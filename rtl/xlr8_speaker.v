==> flow/design.v <==
`timescale 1us/1ps
module Alorium_speaker
	(
	input wire clk,		 
    input wire resetn,   
	input wire spk_on,  
	output wire spk1_pin,  
	output wire spk2_pin	
	);  
	reg [15:0] count1 = 0;
	reg [15:0] count2 = 0;
	reg [15:0] target2 = 20000;  
	reg [15:0] target1 = 8000;  
    reg [11:0] freq1 = 12'd400;
    reg [11:0] freq2 = 12'd800;
	reg spk1_temp = 0;
	assign spk1_pin = spk1_temp;
	reg spk2_temp = 0;
	assign spk2_pin = spk2_temp;
	always @(posedge clk)begin
        if (!resetn) begin
            spk1_temp <= 0;
        end
        else if (spk_on) begin
			if (target1 == count1) begin
				spk1_temp = ~spk1_temp;
				count1 = 0;
			end
			else begin
				count1 = count1 + 1;
			end
		end
		else begin	 
			count1 = 0;
		end
	end 
		integer i = 0;	
		always @(posedge clk)begin
            if(!resetn) begin
                spk2_temp <= 0;
            end
            else if (spk_on) begin
			    if (target2 == count2) begin
				    spk2_temp = 1; 
				    count2 = 0;
			    end
			    else begin
				    count2 = count2 + 1;
			    end
		    end
		    else begin	 
		    	count2 = 0;
		    end
		end 
endmodule 
module xlr8_speaker   
  #(
    parameter SPEAKER_CTRL_ADDR = 0,     
    parameter SPEAKER_DATA_ADDR = 0,     
    parameter WIDTH = 8  
    )
   (
    input        clk,  
    input        rstn,  
    input        clken,  
    input [7:0]  dbus_in,  
    output [7:0] dbus_out,  
    output       io_out_en,  
	 input		  spk_on_in,  
    output       spk1_out,
    output       spk2_out,
    input [7:0]  ramadr,  
    input        ramre,  
    input        ramwe,  
    input        dm_sel  
    );
   logic ctrl_sel;
   logic ctrl_we;
   logic ctrl_re;
   logic [WIDTH-1:0] ctrl_reg;
   logic data_sel;
   logic data_we;
   logic data_re;
   logic [WIDTH-1:0] data_reg;
   assign ctrl_sel = dm_sel && (ramadr == SPEAKER_CTRL_ADDR);
   assign ctrl_we  = ctrl_sel && ramwe;
   assign ctrl_re  = ctrl_sel && ramre;
   assign data_sel = dm_sel && (ramadr == SPEAKER_DATA_ADDR);
   assign data_we  = data_sel && ramwe;
   assign data_re  = data_sel && ramre;
   assign dbus_out =  ({8{ ctrl_sel }} & ctrl_reg) |
                      ({8{ data_sel }} & data_reg );
   assign io_out_en = ctrl_re ||
                      data_re;
   always @(posedge clk or negedge rstn) begin
      if (!rstn) begin
        ctrl_reg <= {WIDTH{1'b0}};
      end
      else if (clken && ctrl_we) begin
        ctrl_reg <= dbus_in[WIDTH-1:0];
      end
   end  
   assign spk1_out  = data_reg[0];
   assign spk2_out  = data_reg[1];
   Alorium_speaker speak_inst ( 
                    .clk         (clk),
                    .resetn     (rstn),
                    .spk_on      (spk_on_in), 
                    .spk1_pin   (data_reg[0]),
                    .spk2_pin   (data_reg[1])
                    );
endmodule
# [From RTL to reports: xlr8_speaker]
# The steps from the RTL of xlr8_speaker to its reports follow in flow order.
# Lines are those of the file above, counted from 1.
# Cell names lack the library's common part.
# Not given: n/a
[design] top_module="xlr8_speaker" clock_port="clk" library="sky130hd" lib_corner="tt_025C_1v80"

# [Word-level counts]
# Source: Yosys, flattened and elaborated, memories not mapped. Widths are those after wreduce. Registers that Yosys merges into a memory's read port (data or address) are not register bits. Print and check cells do not count. Equal cells are merged and count once.
[word_totals] regBits=42 in_bits=23 out_inout_bits=11 elab_cells=23
[op_classes] addsub=2 equal=2 bitwise=5 n_reduce_logical=9
[ops] cell="16-bit by 1-bit adder with 16-bit output (second input constant)" n=2
[ops] cell="13-bit by 16-bit equality test with 1-bit output (first input constant)" n=1
[ops] cell="15-bit by 16-bit equality test with 1-bit output (first input constant)" n=1
[ops] cell="8-bit AND" n=2
[ops] cell="8-bit OR" n=1
[ops] cell="8-bit zero test" n=1
[ops] cell="1-bit logical AND" n=4
[ops] cell="2-bit AND reduction" n=2
[ops] cell="2-bit OR reduction" n=2
[ops] cell="1-bit inverter" n=2

# [Depth]
# Yosys ltp: most cells in a row. Word level: on the elaborated netlist, between registers, memories and ports. Mapped: between sequential cells and ports; inverters and the memories' decode and read muxes count.
[depth] ltp_word=4 ABC_AREA=1 mapped_depth=8 mapped_depth_nobuf=8

# [Synthesis result]
# Source: synth_stat.txt of the flow (Yosys; design flattened, memories mapped). It holds for the ABC_AREA given above (unset counts as 0); a run with the other value may have another netlist.
[mapped] stdcells=301 area_um2=2474.9 sequential_area_um2=1201.2 ffs=42
[by_type] cell="edfxtp_1" n=32 area_total_um2=960.922
[by_type] cell="nand2_1" n=69 area_total_um2=258.998
[by_type] cell="nor2_1" n=69 area_total_um2=258.998
[by_type] cell="dfrtp_1" n=8 area_total_um2=200.192
[by_type] cell="inv_1" n=35 area_total_um2=131.376
[by_type] cell="nand3_1" n=21 area_total_um2=105.101
[by_type] cell="xor2_1" n=12 area_total_um2=105.101
[by_type] cell="ha_1" n=4 area_total_um2=50.048
[by_type] cell="nor2_4" n=4 area_total_um2=45.043
[by_type] cell="xnor2_1" n=5 area_total_um2=43.792
[by_type] cell="a21oi_1" n=8 area_total_um2=40.038
[by_type] cell="dfxtp_1" n=2 area_total_um2=40.038
[by_type] cell="nand2_2" n=6 area_total_um2=37.536
[by_type] cell="nand4_1" n=6 area_total_um2=37.536
[by_type] cell="nand3_2" n=3 area_total_um2=30.029
[by_type] cell="buf_6" n=2 area_total_um2=22.522
[by_type] cell="nor2_2" n=3 area_total_um2=18.768
[by_type] cell="nor3_4" n=1 area_total_um2=16.266
# Other cell types: 10; their cells: 11.

# [Worst setup path after synthesis]
# Path of least setup slack by OpenSTA after synthesis, without wires, with an ideal clock, recovery checks aside; 20% of the period is set as input and as output delay. Where synthesis merged equal registers, the netlist keeps one of their names.
[synth_path] path_type="input to output" startpoint="in ramadr[3]" endpoint="out dbus_out[0]" period_ns=2.97 input_delay_ns=0.594 output_delay_ns=0.594 t_first_pin_ns=0.594 arrival_ns=1.243 required_ns=2.376 path_slack_ns=1.133 delay_ns=0.649 stages=5 period_less_setup_slack_ns=1.837
# "delay_ns" = arrival - input delay + setup time.
# At an output port there is no setup time.
# "stages": output pins that drive a net of the path, with the launching flip-flop's if there is one; two outputs of one cell count as two.
# "period_less_setup_slack_ns" is the clock period less the worst setup slack; recovery checks do not enter. This is arithmetic on one report: input and output delays are still those of the set period (20% each).
# Between the ends stands the longest chain of elaborated cells between them, by number of cells; it is not shown to be the way that was timed. Of several equally long chains one is given.
# Each line given opens the expression or statement behind the cell; cells for indexed reads and writes are added by Yosys, which also makes memories of some case tables.
[synth_between] cell_sequence="nor2_1 > nand3_1 > nor2_4 > inv_2 > nor2_1" elab_chain_len=4 cells_between=5 classes_between="logic: 3; reduce/logical: 2"
[synth_lines] element="start, declared" line=72 source="input [7:0]  ramadr,"
[synth_lines] element="8-bit zero test" line=85 source="assign ctrl_sel = dm_sel && (ramadr == SPEAKER_CTRL_ADDR);"
[synth_lines] element="1-bit logical AND" line=85
[synth_lines] element="8-bit AND" line=91 source="assign dbus_out =  ({8{ ctrl_sel }} & ctrl_reg) |"
[synth_lines] element="8-bit OR" line=91
[synth_lines] element="end, declared" line=67 source="output [7:0] dbus_out,"

# [Timing after layout]
# Path of least setup slack in the final report of flow run A (OpenROAD, finished layout, wires in). Where an end is a register, its clock arrival counts in the times.
[layout_path] path_type="register to register" startpoint="reg speak_inst.count2[1]" endpoint="reg speak_inst.count2[10]" period_ns=1.31 setup_time_ns=0.24 t_first_pin_ns=0.29 arrival_ns=1.56 required_ns=1.37 path_slack_ns=-0.19 stages=8
# Between the ends stands the longest chain of elaborated cells between them, by number of cells; it is not shown to be the way that was timed. Of several equally long chains one is given.
# A register here has more assigning lines than the two given.
[layout_between] cell_sequence="edfxtp_1 > buf_4 > ha_4 > nand3_4 > nor2_4 > nand2_1 > xor2_1 > nor2_1" elab_chain_len=2 cells_between=3 lines_between=2 classes_between="add/sub: 1; eq/ne: 1; reduce/logical: 1"
[layout_lines] element="start, declared" line=11 source="reg [15:0] count2 = 0;"
[layout_lines] element="start, assigned" line=45 source="count2 = 0;"
[layout_lines] element="start, assigned" line=48 source="count2 = count2 + 1;"
[layout_lines] element="15-bit by 16-bit equality test with 1-bit output" line=43
[layout_lines] element="2-bit OR reduction"
[layout_lines] element="end, assigned" line=45
[layout_lines] element="end, assigned" line=48
[layout_lines] element="end, declared" line=11

Data sheet: physical implementation of xlr8_speaker

Record of 2 stored runs of the RTL-to-layout flow on xlr8_speaker, platform sky130hd. The runs are unordered. Constraints: input delay and output delay 20% of the set period each, output load 0.01 pF.
By "achieved_clock_period_ns" is meant the clock period of the run minus its worst setup slack. This is arithmetic on one report: input and output delays are still those of the set period (20% each).
"timing.worst_path_ns" is the time allowed to the run's worst setup path (the clock period less input and output delay, where it has them) less its slack. Clock arrival times count: a late capture clock shortens it, a late launch clock lengthens it.
"final_power_w" is the tool's figure for a default switching activity; nothing was simulated.

[flow] flow run A: files
==> flow/run.sh <==
#!/bin/bash
# the make line also repeats the synthesis and layout settings of config.mk as NAME=value (left out here)
make -C /OpenROAD-flow-scripts/flow DESIGN_CONFIG=/design/flow/config.mk WORK_HOME=/design/flow/orfs CLKGATE_MAP_FILE= finish
==> flow/config.mk <==
export PLATFORM = sky130hd
export DESIGN_NAME = xlr8_speaker
export DESIGN_NICKNAME = xlr8_speaker
export VERILOG_FILES = /design/flow/design.v
export SDC_FILE = /design/flow/constraint.sdc
export NUM_CORES = 4
export LEC_CHECK = 0
export ABC_AREA = 1
export CAP_MARGIN = 20
export CELL_PAD_IN_SITES_DETAIL_PLACEMENT = 0
export CELL_PAD_IN_SITES_GLOBAL_PLACEMENT = 0
export CORE_MARGIN = 5
export CORE_UTILIZATION = 41
export GPL_TIMING_DRIVEN = 1
export MIN_ROUTING_LAYER = met2
export PLACE_DENSITY_LB_ADDON = 0.03
export SLEW_MARGIN = 20
export TNS_END_PERCENT = 25
==> flow/constraint.sdc <==
create_clock -name core_clock -period 1.31 [get_ports {clk}]
set_input_delay 0.2620 -clock core_clock [delete_from_list [all_inputs] [get_ports {clk}]]
set_output_delay 0.2620 -clock core_clock [all_outputs]
set_load 0.01 [all_outputs]

[flow] flow run A: metrics
[metrics] yosys_chip_area_um2 = 2474.9
[metrics] die_um2 = 7690.4
[metrics] final_cell_area_um2 = 3673.5
[metrics] final_util_frac = 0.624
[metrics] worst_setup_slack_ns = -0.189
[metrics] timing.setup.tns_ns = -4.408
[metrics] final_power_w = 0.003123
[metrics] achieved_clock_period_ns = 1.499
[metrics] timing.worst_path_ns = 1.50
[metrics] timing.worst_path_kind = register to register

[flow] flow run B: files
==> flow/run.sh <==
#!/bin/bash
# the make line also repeats the synthesis and layout settings of config.mk as NAME=value (left out here)
make -C /OpenROAD-flow-scripts/flow DESIGN_CONFIG=/design/flow/config.mk WORK_HOME=/design/flow/orfs CLKGATE_MAP_FILE= finish
==> flow/config.mk <==
export PLATFORM = sky130hd
export DESIGN_NAME = xlr8_speaker
export DESIGN_NICKNAME = xlr8_speaker
export VERILOG_FILES = /design/flow/design.v
export SDC_FILE = /design/flow/constraint.sdc
export NUM_CORES = 4
export LEC_CHECK = 0
export CAP_MARGIN = 40
export CELL_PAD_IN_SITES_GLOBAL_PLACEMENT = 2
export CORE_ASPECT_RATIO = 1.6
export CORE_MARGIN = 7
export CORE_UTILIZATION = 50
export GPL_TIMING_DRIVEN = 1
export HOLD_SLACK_MARGIN = 0.03
export PLACE_DENSITY_LB_ADDON = 0.24
export SLEW_MARGIN = 5
export TNS_END_PERCENT = 15
==> flow/constraint.sdc <==
create_clock -name core_clock -period 1.83 [get_ports {clk}]
set_input_delay 0.3660 -clock core_clock [delete_from_list [all_inputs] [get_ports {clk}]]
set_output_delay 0.3660 -clock core_clock [all_outputs]
set_load 0.01 [all_outputs]

[flow] flow run B: metrics
[metrics] yosys_chip_area_um2 = 2275.9
[metrics] die_um2 = 6689.1
[metrics] final_cell_area_um2 = 2886.5
[metrics] final_util_frac = 0.669
[metrics] worst_setup_slack_ns = 0.016
[metrics] timing.setup.tns_ns = 0.000
[metrics] final_power_w = 0.002066
[metrics] achieved_clock_period_ns = 1.814
[metrics] timing.worst_path_ns = 1.08
[metrics] timing.worst_path_kind = input to output
